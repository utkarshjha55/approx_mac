==> flow/design.v <==
module FA(carry, sum, a, b, c);
	input a, b, c;
	output sum, carry;
	assign sum = a ^ b ^ c;
	assign carry = (a&b)|(b&c)|(c&a);
endmodule
module FAenable(carry, sum, a, b, c, enable);
    input a, b, c, enable;
    output sum, carry;
    assign sum = (enable) ? (a ^ b ^ c) : sum;
    assign carry = (enable) ? ((a & b) | (b & c) | (c & a)) : carry;
endmodule
module HA (carry, sum, a, b);
	input a, b;
	output sum, carry;
	assign sum = a^b;
	assign carry = a&b;
endmodule
module wallacetest(output[15:0] result, input[7:0] a, input[7:0] b, input clk, output reg [15:0] accml = 0);
    reg wall00, wall01, wall02, wall03, wall04, wall05, wall06, wall07;
	 reg wall10, wall11, wall12, wall13, wall14, wall15, wall16, wall17;
	 reg wall20, wall21, wall22, wall23, wall24, wall25, wall26, wall27;
	 reg wall30, wall31, wall32, wall33, wall34, wall35, wall36, wall37;
	 reg wall40, wall41, wall42, wall43, wall44, wall45, wall46, wall47;
	 reg wall50, wall51, wall52, wall53, wall54, wall55, wall56, wall57;
	 reg wall60, wall61, wall62, wall63, wall64, wall65, wall66, wall67;
	 reg wall70, wall71, wall72, wall73, wall74, wall75, wall76, wall77;
    always @(a, b) begin
		wall00 = a[0] & b[0]; wall10 = a[1] & b[0]; wall20 = a[2] & b[0]; wall30 = a[3] & b[0];
		wall01 = a[0] & b[1]; wall11 = a[1] & b[1]; wall21 = a[2] & b[1]; wall31 = a[3] & b[1];
		wall02 = a[0] & b[2]; wall12 = a[1] & b[2]; wall22 = a[2] & b[2]; wall32 = a[3] & b[2];
		wall03 = a[0] & b[3]; wall13 = a[1] & b[3]; wall23 = a[2] & b[3]; wall33 = a[3] & b[3];
		wall04 = a[0] & b[4]; wall14 = a[1] & b[4]; wall24 = a[2] & b[4]; wall34 = a[3] & b[4];
		wall05 = a[0] & b[5]; wall15 = a[1] & b[5]; wall25 = a[2] & b[5]; wall35 = a[3] & b[5];
		wall06 = a[0] & b[6]; wall16 = a[1] & b[6]; wall26 = a[2] & b[6]; wall36 = a[3] & b[6];
		wall07 = a[0] & b[7]; wall17 = a[1] & b[7]; wall27 = a[2] & b[7]; wall37 = a[3] & b[7];
		wall40 = a[4] & b[0]; wall50 = a[5] & b[0]; wall60 = a[6] & b[0]; wall70 = a[7] & b[0];
		wall41 = a[4] & b[1]; wall51 = a[5] & b[1]; wall61 = a[6] & b[1]; wall71 = a[7] & b[1];
		wall42 = a[4] & b[2]; wall52 = a[5] & b[2]; wall62 = a[6] & b[2]; wall72 = a[7] & b[2];
		wall43 = a[4] & b[3]; wall53 = a[5] & b[3]; wall63 = a[6] & b[3]; wall73 = a[7] & b[3];
		wall44 = a[4] & b[4]; wall54 = a[5] & b[4]; wall64 = a[6] & b[4]; wall74 = a[7] & b[4];
		wall45 = a[4] & b[5]; wall55 = a[5] & b[5]; wall65 = a[6] & b[5]; wall75 = a[7] & b[5];
		wall46 = a[4] & b[6]; wall56 = a[5] & b[6]; wall66 = a[6] & b[6]; wall76 = a[7] & b[6];
		wall47 = a[4] & b[7]; wall57 = a[5] & b[7]; wall67 = a[6] & b[7]; wall77 = a[7] & b[7];
    end
    reg [7:0] prev_A=0; 
    reg [7:0] prev_B=0;
    always @(posedge clk) begin
        if (a != prev_A || b != prev_B) begin
                accml <= accml + result;
                prev_A <= a;
                prev_B <= b;
        end
    end    	
    assign result[0] = wall00;
    wire result1_c;
    HA result1_HA_1(result1_c, result[1], wall01, wall10);
    wire result2_c_temp_1, result2_c, result2_temp_1;
    FA result2_FA_1(result2_c_temp_1, result2_temp_1, wall02, wall11, result1_c);
    HA result2_HA_1(result2_c, result[2], wall20, result2_temp_1);
    wire result3_c_temp_1, result3_c_temp_2, result3_c, result3_temp_1, result3_temp_2;
    FA result3_FA_1(result3_c_temp_1, result3_temp_1, wall03, wall12, result2_c);
    FA result3_FA_2(result3_c_temp_2, result3_temp_2, wall21, result3_temp_1, result2_c_temp_1);
    HA result3_HA_1(result3_c, result[3], wall30, result3_temp_2);
    wire result4_c_temp_1, result4_c_temp_2, result4_c_temp_3, result4_c, result4_temp_1, result4_temp_2, result4_temp_3;
    FA result4_FA_1(result4_c_temp_1, result4_temp_1, wall04, wall13, result3_c);
    FA result4_FA_2(result4_c_temp_2, result4_temp_2, wall22, result4_temp_1, result3_c_temp_1);
    FA result4_FA_3(result4_c_temp_3, result4_temp_3, wall31, result4_temp_2, result3_c_temp_2);
    HA result4_HA_1(result4_c, result[4], wall40, result4_temp_3);
    wire result5_c_temp_1, result5_c_temp_2, result5_c_temp_3, result5_c_temp_4, result5_c, result5_temp_1, result5_temp_2, result5_temp_3, result5_temp_4;
    FA result5_FA_1(result5_c_temp_1, result5_temp_1, wall05, wall14, result4_c);
    FA result5_FA_2(result5_c_temp_2, result5_temp_2, wall23, result5_temp_1, result4_c_temp_1);
    FA result5_FA_3(result5_c_temp_3, result5_temp_3, wall32, result5_temp_2, result4_c_temp_2);
    FA result5_FA_4(result5_c_temp_4, result5_temp_4, wall41, result5_temp_3, result4_c_temp_3);
    HA result5_HA_1(result5_c, result[5], wall50, result5_temp_4);
    wire result6_c_temp_1, result6_c_temp_2, result6_c_temp_3, result6_c_temp_4, result6_c_temp_5, result6_c, result6_temp_1, result6_temp_2, result6_temp_3, result6_temp_4, result6_temp_5;
    FA result6_FA_1(result6_c_temp_1, result6_temp_1, wall06, wall15, result5_c);
    FA result6_FA_2(result6_c_temp_2, result6_temp_2, wall24, result6_temp_1, result5_c_temp_1);
    FA result6_FA_3(result6_c_temp_3, result6_temp_3, wall33, result6_temp_2, result5_c_temp_2);
    FA result6_FA_4(result6_c_temp_4, result6_temp_4, wall42, result6_temp_3, result5_c_temp_3);
    FA result6_FA_5(result6_c_temp_5, result6_temp_5, wall51, result6_temp_4, result5_c_temp_4);
    HA result6_HA_1(result6_c, result[6], wall60, result6_temp_5);
    wire result7_c_temp_1, result7_c_temp_2, result7_c_temp_3, result7_c_temp_4, result7_c_temp_5, result7_c_temp_6, result7_c, result7_temp_1, result7_temp_2, result7_temp_3, result7_temp_4, result7_temp_5, result7_temp_6;
    FA result7_FA_1(result7_c_temp_1, result7_temp_1, wall07, wall16, result6_c);
    FA result7_FA_2(result7_c_temp_2, result7_temp_2, wall25, result7_temp_1, result6_c_temp_1);
    FA result7_FA_3(result7_c_temp_3, result7_temp_3, wall34, result7_temp_2, result6_c_temp_2);
    FA result7_FA_4(result7_c_temp_4, result7_temp_4, wall43, result7_temp_3, result6_c_temp_3);
    FA result7_FA_5(result7_c_temp_5, result7_temp_5, wall52, result7_temp_4, result6_c_temp_4);
    FA result7_FA_6(result7_c_temp_6, result7_temp_6, wall61, result7_temp_5, result6_c_temp_5);
    HA result7_HA_1(result7_c, result[7], wall70, result7_temp_6);
    wire result8_c_temp_1, result8_c_temp_2, result8_c_temp_3, result8_c_temp_4, result8_c_temp_5, result8_c_temp_6, result8_c, result8_temp_1, result8_temp_2, result8_temp_3, result8_temp_4, result8_temp_5, result8_temp_6;
    FA result8_FA_1(result8_c_temp_1, result8_temp_1, wall17, wall26, result7_c);
    FA result8_FA_2(result8_c_temp_2, result8_temp_2, wall35, result8_temp_1, result7_c_temp_1);
    FA result8_FA_3(result8_c_temp_3, result8_temp_3, wall44, result8_temp_2, result7_c_temp_2);
    FA result8_FA_4(result8_c_temp_4, result8_temp_4, wall53, result8_temp_3, result7_c_temp_3);
    FA result8_FA_5(result8_c_temp_5, result8_temp_5, wall62, result8_temp_4, result7_c_temp_4);
    FA result8_FA_6(result8_c_temp_6, result8_temp_6, wall71, result8_temp_5, result7_c_temp_5);
    HA result8_HA_1(result8_c, result[8], result8_temp_6, result7_c_temp_6);
    wire result9_c_temp_1, result9_c_temp_2, result9_c_temp_3, result9_c_temp_4, result9_c_temp_5, result9_c, result9_temp_1, result9_temp_2, result9_temp_3, result9_temp_4, result9_temp_5;
    FA result9_FA_1(result9_c_temp_1, result9_temp_1, wall27, wall36, result8_c);
    FA result9_FA_2(result9_c_temp_2, result9_temp_2, wall45, result9_temp_1, result8_c_temp_1);
    FA result9_FA_3(result9_c_temp_3, result9_temp_3, wall54, result9_temp_2, result8_c_temp_2);
    FA result9_FA_4(result9_c_temp_4, result9_temp_4, wall63, result9_temp_3, result8_c_temp_3);
    FA result9_FA_5(result9_c_temp_5, result9_temp_5, wall72, result9_temp_4, result8_c_temp_4);
    FA result9_FA_6(result9_c, result[9], result9_temp_5, result8_c_temp_5, result8_c_temp_6);
    wire result10_c_temp_1, result10_c_temp_2, result10_c_temp_3, result10_c_temp_4, result10_c, result10_temp_1, result10_temp_2, result10_temp_3, result10_temp_4;
    FA result10_FA_1(result10_c_temp_1, result10_temp_1, wall37, wall46, result9_c);
    FA result10_FA_2(result10_c_temp_2, result10_temp_2, wall55, result10_temp_1, result9_c_temp_1);
    FA result10_FA_3(result10_c_temp_3, result10_temp_3, wall64, result10_temp_2, result9_c_temp_2);
    FA result10_FA_4(result10_c_temp_4, result10_temp_4, wall73, result10_temp_3, result9_c_temp_3);
    FA result10_FA_5(result10_c, result[10], result10_temp_4, result9_c_temp_4, result9_c_temp_5);
    wire result11_c_temp_1, result11_c_temp_2, result11_c_temp_3, result11_c, result11_temp_1, result11_temp_2, result11_temp_3;
    FA result11_FA_1(result11_c_temp_1, result11_temp_1, wall47, wall56, result10_c);
    FA result11_FA_2(result11_c_temp_2, result11_temp_2, wall65, result11_temp_1, result10_c_temp_1);
    FA result11_FA_3(result11_c_temp_3, result11_temp_3, wall74, result11_temp_2, result10_c_temp_2);
    FA result11_FA_4(result11_c, result[11], result11_temp_3, result10_c_temp_3, result10_c_temp_4);
    wire result12_c_temp_1, result12_c, result12_temp_1, result12_c_temp_2, result12_temp_2;
    FA result12_FA_1(result12_c_temp_1, result12_temp_1, wall57, wall66, result11_c);
    FA result12_FA_2(result12_c_temp_2, result12_temp_2, wall75, result12_temp_1, result11_c_temp_1);
    FA result12_FA_3(result12_c, result[12], result12_temp_2, result11_c_temp_2, result11_c_temp_3);
    wire result13_c, result13_temp_1, result13_c_temp_1;
    FA result13_FA_1(result13_c_temp_1, result13_temp_1, wall67, wall76, result12_c);
    FA result13_FA_2(result13_c, result[13], result13_temp_1, result12_c_temp_2, result12_c_temp_1);
    wire result14_c;
    FA result14_FA_1(result14_c, result[14], wall77, result13_c, result13_c_temp_1);
    assign result[15] = result14_c;
endmodule
== Reports on wallacetest ==
Tool output for the design above, in the order of the flow.
Lines are those of the file above, counted from 1.
Library cell names are shortened.
A cell with -- has no value.

* Design top: wallacetest
* Clock port: clk
* Library: sky130hd
* Timing corner: tt_025C_1v80

== After elaboration ==
Yosys after proc, flatten, opt, wreduce and memory -nomap, before mapping. Enables and synchronous resets that opt folds into registers are not counted as muxes. Memory bits, and registers merged into a memory's read port (data or address), are not among the register bits. Print and check cells are not counted. Equal cells are merged and count once.

* Output and inout bits: 32
* Flip-flop bits (word level): 32
* Bits of input ports: 17
* Cells after elaboration: 423

* Bitwise operators: 416
* Reductions and logical operators: 1
* Equal/unequal tests: 2
* $add $sub $neg: 1

{| class="wikitable"
|+ Operator list
! operator !! count
|-
| 1-bit AND || 216
|-
| 1-bit bitwise XOR || 104
|-
| 1-bit bitwise OR || 96
|-
| 16-bit adder || 1
|-
| 8-bit inequality test || 2
|-
| 1-bit logical OR || 1
|}

== Depth ==
Yosys ltp: most cells in a row. Word level: on the elaborated netlist, between registers, memories and ports. Mapped: between sequential cells and ports; inverters and the memories' decode and read muxes count.

* Depth after elaboration: 100
* ABC_AREA: 1
* Depth in mapped cells: 86
* Mapped depth without buffers: 85

== Mapped cells and area ==
The flow's flattened synthesis, as Yosys stat reports it; memories are mapped. The netlist is that of the ABC_AREA named above (0 if unset); the other value can give another one.
The area totals of this step are shown rounded.

* Buffers: 32
* Sequential part of the area: 961 um^2
* Synthesis area: 3,850 um^2
* Cell count: 465
* Flip-flop cells: 32

{| class="wikitable"
|+ Cells by type
! cell type !! count !! total area (um^2)
|-
| fa_1 || 49 || 980.941
|-
| edfxtp_1 || 32 || 960.922
|-
| nand2_1 || 146 || 548.026
|-
| inv_1 || 115 || 431.664
|-
| ha_1 || 23 || 287.776
|-
| xnor2_1 || 16 || 140.134
|-
| buf_4 || 16 || 120.115
|-
| buf_2 || 15 || 75.072
|-
| xor2_1 || 7 || 61.309
|-
| nand3_1 || 10 || 50.048
|-
| nor2_1 || 12 || 45.043
|-
| a21oi_1 || 8 || 40.038
|-
| nand4_1 || 4 || 25.024
|-
| nand3b_1 || 2 || 15.014
|-
| or2_1 || 2 || 12.512
|-
| buf_6 || 1 || 11.261
|-
| nor3_1 || 2 || 10.01
|-
| nor3_2 || 1 || 10.01
|}

Other cell types: 4; their cells: 4.

== Path before layout ==
Source: OpenSTA report_checks on the synthesized netlist (no wires, ideal clock, input and output delay 20% of the period each), path of least setup slack; recovery checks are left aside. Register names are those of the netlist, which keeps one name where synthesis merged equal registers.

* Kind: input port to output port
* From: input port a[1]
* To: output port result[14]
* Output delay: 18,200 ps
* Path delay: 26,102 ps
* Buffers on the path: 2
* Data required time: 72,800 ps
* Driving pins on the path: 78
* Arrival: 44,302 ps
* Setup slack: 28,498 ps
* Launch time at the first pin: 18,200 ps
* Clock period: 91,000 ps
* External input delay: 18,200 ps
* Synthesis period reached: 62,502 ps

"path delay" is the arrival time less input delay plus setup time.
A path that ends at an output port has no setup time.
"driving pins on the path" counts driving pins, that of a launching flip-flop among them; a cell with two outputs on the path counts twice.
"synthesis period reached" = period - worst setup slack (recovery checks aside). The figure is calculated, with input and output delays left at 20% of the set period.
The rows between start and end are the longest chain of elaborated cells between them; the timing report does not say that the signal goes this way. Where chains are equally long, one stands for them.
A line is the first line of the expression or statement that the cell stems from. Yosys adds cells for indexed reads and writes and turns some case tables into memories.

* Cells stage by stage: buf_2 -> nand2_1 -> inv_1 -> ha_1 -> inv_1 -> fa_1 -> inv_1 -> ha_1 -> fa_1 -> inv_1 -> fa_1 -> inv_1 -> ha_1 -> fa_1 -> fa_1 -> fa_1 -> ha_1 -> fa_1 -> [42 not listed] -> fa_1 -> inv_1 -> fa_1 -> inv_1 -> fa_1 -> inv_1 -> fa_1 -> inv_1 -> fa_1 -> inv_1 -> fa_1 -> fa_1 -> inv_1 -> fa_1 -> fa_1 -> fa_1 -> fa_1 -> buf_4
* Cells in the longest elaborated chain: 98
* Elaborated cells on any way between the ends: 327
* RTL lines with such cells: 11
* Classes of those cells: logic: 327

{| class="wikitable"
|+ RTL lines, path after synthesis
! element !! line !! RTL
|-
| start: declaration || 19 || <nowiki>module wallacetest(output[15:0] result, input[7:0] a, input[7:0] b, input clk, output reg [15:0] accml = 0);</nowiki>
|-
| 1-bit AND || 30 || <nowiki>wall01 = a[0] & b[1]; wall11 = a[1] & b[1]; wall21 = a[2] & b[1]; wall31 = a[3] & b[1];</nowiki>
|-
| 1-bit bitwise XOR (2 in a row) || 4 || <nowiki>assign sum = a ^ b ^ c;</nowiki>
|-
| 1-bit AND || 17 || <nowiki>assign carry = a&b;</nowiki>
|-
| 1-bit bitwise XOR (3 in a row) || 4 ||
|-
| 1-bit AND || 17 ||
|-
| 1-bit bitwise XOR (5 in a row) || 4 ||
|-
| 1-bit AND || 17 ||
|-
| [72 not listed] || -- ||
|-
| 1-bit bitwise XOR (3 in a row) || 4 ||
|-
| 1-bit AND || 5 || <nowiki>assign carry = (a&b)|(b&c)|(c&a);</nowiki>
|-
| 1-bit bitwise OR (2 in a row) || 5 ||
|-
| 1-bit bitwise XOR || 4 ||
|-
| 1-bit AND || 5 ||
|-
| 1-bit bitwise OR (2 in a row) || 5 ||
|-
| 1-bit bitwise XOR (2 in a row) || 4 ||
|-
| end: declaration || 19 ||
|}

Some nets on the timed path still bear RTL names; the line given drives or declares the net.

{| class="wikitable"
|+ Named nets, after synthesis
! net !! line
|-
| result14_FA_1.sum || 4
|}

== Worst path after layout ==
From the final timing report of stored run 1: the path of least setup slack in the routed layout; clock arrival at registers is part of the times.
The path's times are printed in steps of 10 ps; the period is the one set.

* Kind: input port to output port
* From: input port a[1]
* To: output port result[14]
* Driving pins on the path: 78
* Launch time at the first pin: 14,380 ps
* Arrival: 42,430 ps
* Setup slack: 15,090 ps
* Data required time: 57,520 ps
* External input delay: 14,380 ps
* Output delay: 14,380 ps
* Buffers on the path: 2
* Clock period: 71,900 ps

The rows between start and end are the longest chain of elaborated cells between them; the timing report does not say that the signal goes this way. Where chains are equally long, one stands for them.

* Cells stage by stage: clkdlybuf4s50_1 -> nand2_1 -> inv_1 -> ha_1 -> inv_1 -> fa_1 -> inv_1 -> ha_1 -> fa_1 -> inv_1 -> fa_1 -> inv_1 -> ha_1 -> fa_1 -> fa_1 -> fa_1 -> ha_1 -> fa_1 -> [42 not listed] -> fa_1 -> inv_1 -> fa_1 -> inv_1 -> fa_1 -> inv_1 -> fa_1 -> inv_1 -> fa_1 -> inv_1 -> fa_1 -> fa_1 -> inv_1 -> fa_1 -> fa_1 -> fa_1 -> fa_1 -> clkdlybuf4s50_1
* Cells in the longest elaborated chain: 98
* Elaborated cells on any way between the ends: 327
* RTL lines with such cells: 11
* Classes of those cells: logic: 327

{| class="wikitable"
|+ RTL lines, path post-layout
! element !! line !! RTL
|-
| start: declaration || 19 || <nowiki>module wallacetest(output[15:0] result, input[7:0] a, input[7:0] b, input clk, output reg [15:0] accml = 0);</nowiki>
|-
| 1-bit AND || 30 || <nowiki>wall01 = a[0] & b[1]; wall11 = a[1] & b[1]; wall21 = a[2] & b[1]; wall31 = a[3] & b[1];</nowiki>
|-
| 1-bit bitwise XOR (2 in a row) || 4 || <nowiki>assign sum = a ^ b ^ c;</nowiki>
|-
| 1-bit AND || 17 || <nowiki>assign carry = a&b;</nowiki>
|-
| 1-bit bitwise XOR (3 in a row) || 4 ||
|-
| 1-bit AND || 17 ||
|-
| 1-bit bitwise XOR (5 in a row) || 4 ||
|-
| 1-bit AND || 17 ||
|-
| [72 not listed] || -- ||
|-
| 1-bit bitwise XOR (3 in a row) || 4 ||
|-
| 1-bit AND || 5 || <nowiki>assign carry = (a&b)|(b&c)|(c&a);</nowiki>
|-
| 1-bit bitwise OR (2 in a row) || 5 ||
|-
| 1-bit bitwise XOR || 4 ||
|-
| 1-bit AND || 5 ||
|-
| 1-bit bitwise OR (2 in a row) || 5 ||
|-
| 1-bit bitwise XOR (2 in a row) || 4 ||
|-
| end: declaration || 19 ||
|}

Lab notebook: wallacetest

Measured results for wallacetest: 2 stored runs of the Yosys and OpenROAD flow on sky130hd. The settings differ; the order carries no meaning. The constraints put input and output delay at 20% of the set period each and load the outputs with 0.01 pF.
"achieved period" = clock period - worst setup slack. The figure is calculated, with input and output delays left at 20% of the set period.
"time on the worst setup path" = time allowed to the worst setup path (clock period - input delay - output delay, where it has them) - its slack; a late launch clock adds to it, a late capture clock takes from it.
"time on the worst setup path" is known to 10 ps.
Results are given in rounded form.

=== Stored run 1 ===
{| class="wikitable"
! Setting !! Value
|-
| period_ns || 71.9
|-
| CORE_UTILIZATION || 28
|-
| SETUP_SLACK_MARGIN || 5.0
|-
| PLACE_DENSITY_LB_ADDON || 0.08
|-
| ABC_AREA || 1
|-
| GPL_ROUTABILITY_DRIVEN || 0
|-
| SLEW_MARGIN || 40
|-
| CAP_MARGIN || 20
|-
| CORE_MARGIN || 2
|-
! Result !! Value
|-
| Synthesized cell area || 3,850 um^2
|-
| Die footprint || 14,700 um^2
|-
| Time on the worst setup path || 28,050 ps
|-
| Type of the worst setup path || input port to output port
|-
| Final worst hold slack || 585 ps
|-
| Total negative slack on setup checks || 0 ps
|-
| Standard-cell area after layout || 4,490 um^2
|-
| Achieved period || 56,812 ps
|-
| Setup slack of the worst path || 15,100 ps
|-
| Post-layout utilization || 33.6 %
|}

=== Stored run 2 ===
{| class="wikitable"
! Setting !! Value
|-
| period_ns || 51.2
|-
| CORE_UTILIZATION || 28
|-
| SETUP_SLACK_MARGIN || 5.0
|-
| PLACE_DENSITY_LB_ADDON || 0.05
|-
| HOLD_SLACK_MARGIN || 0.18
|-
| CELL_PAD_IN_SITES_GLOBAL_PLACEMENT || 1
|-
| GPL_ROUTABILITY_DRIVEN || 0
|-
| CAP_MARGIN || 35
|-
| CORE_MARGIN || 2
|-
| SLEW_MARGIN || 20
|-
! Result !! Value
|-
| Synthesized cell area || 3,570 um^2
|-
| Die footprint || 13,700 um^2
|-
| Time on the worst setup path || 25,180 ps
|-
| Type of the worst setup path || input port to output port
|-
| Final worst hold slack || 578 ps
|-
| Total negative slack on setup checks || 0 ps
|-
| Standard-cell area after layout || 4,370 um^2
|-
| Achieved period || 45,660 ps
|-
| Setup slack of the worst path || 5,540 ps
|-
| Post-layout utilization || 34.9 %
|}
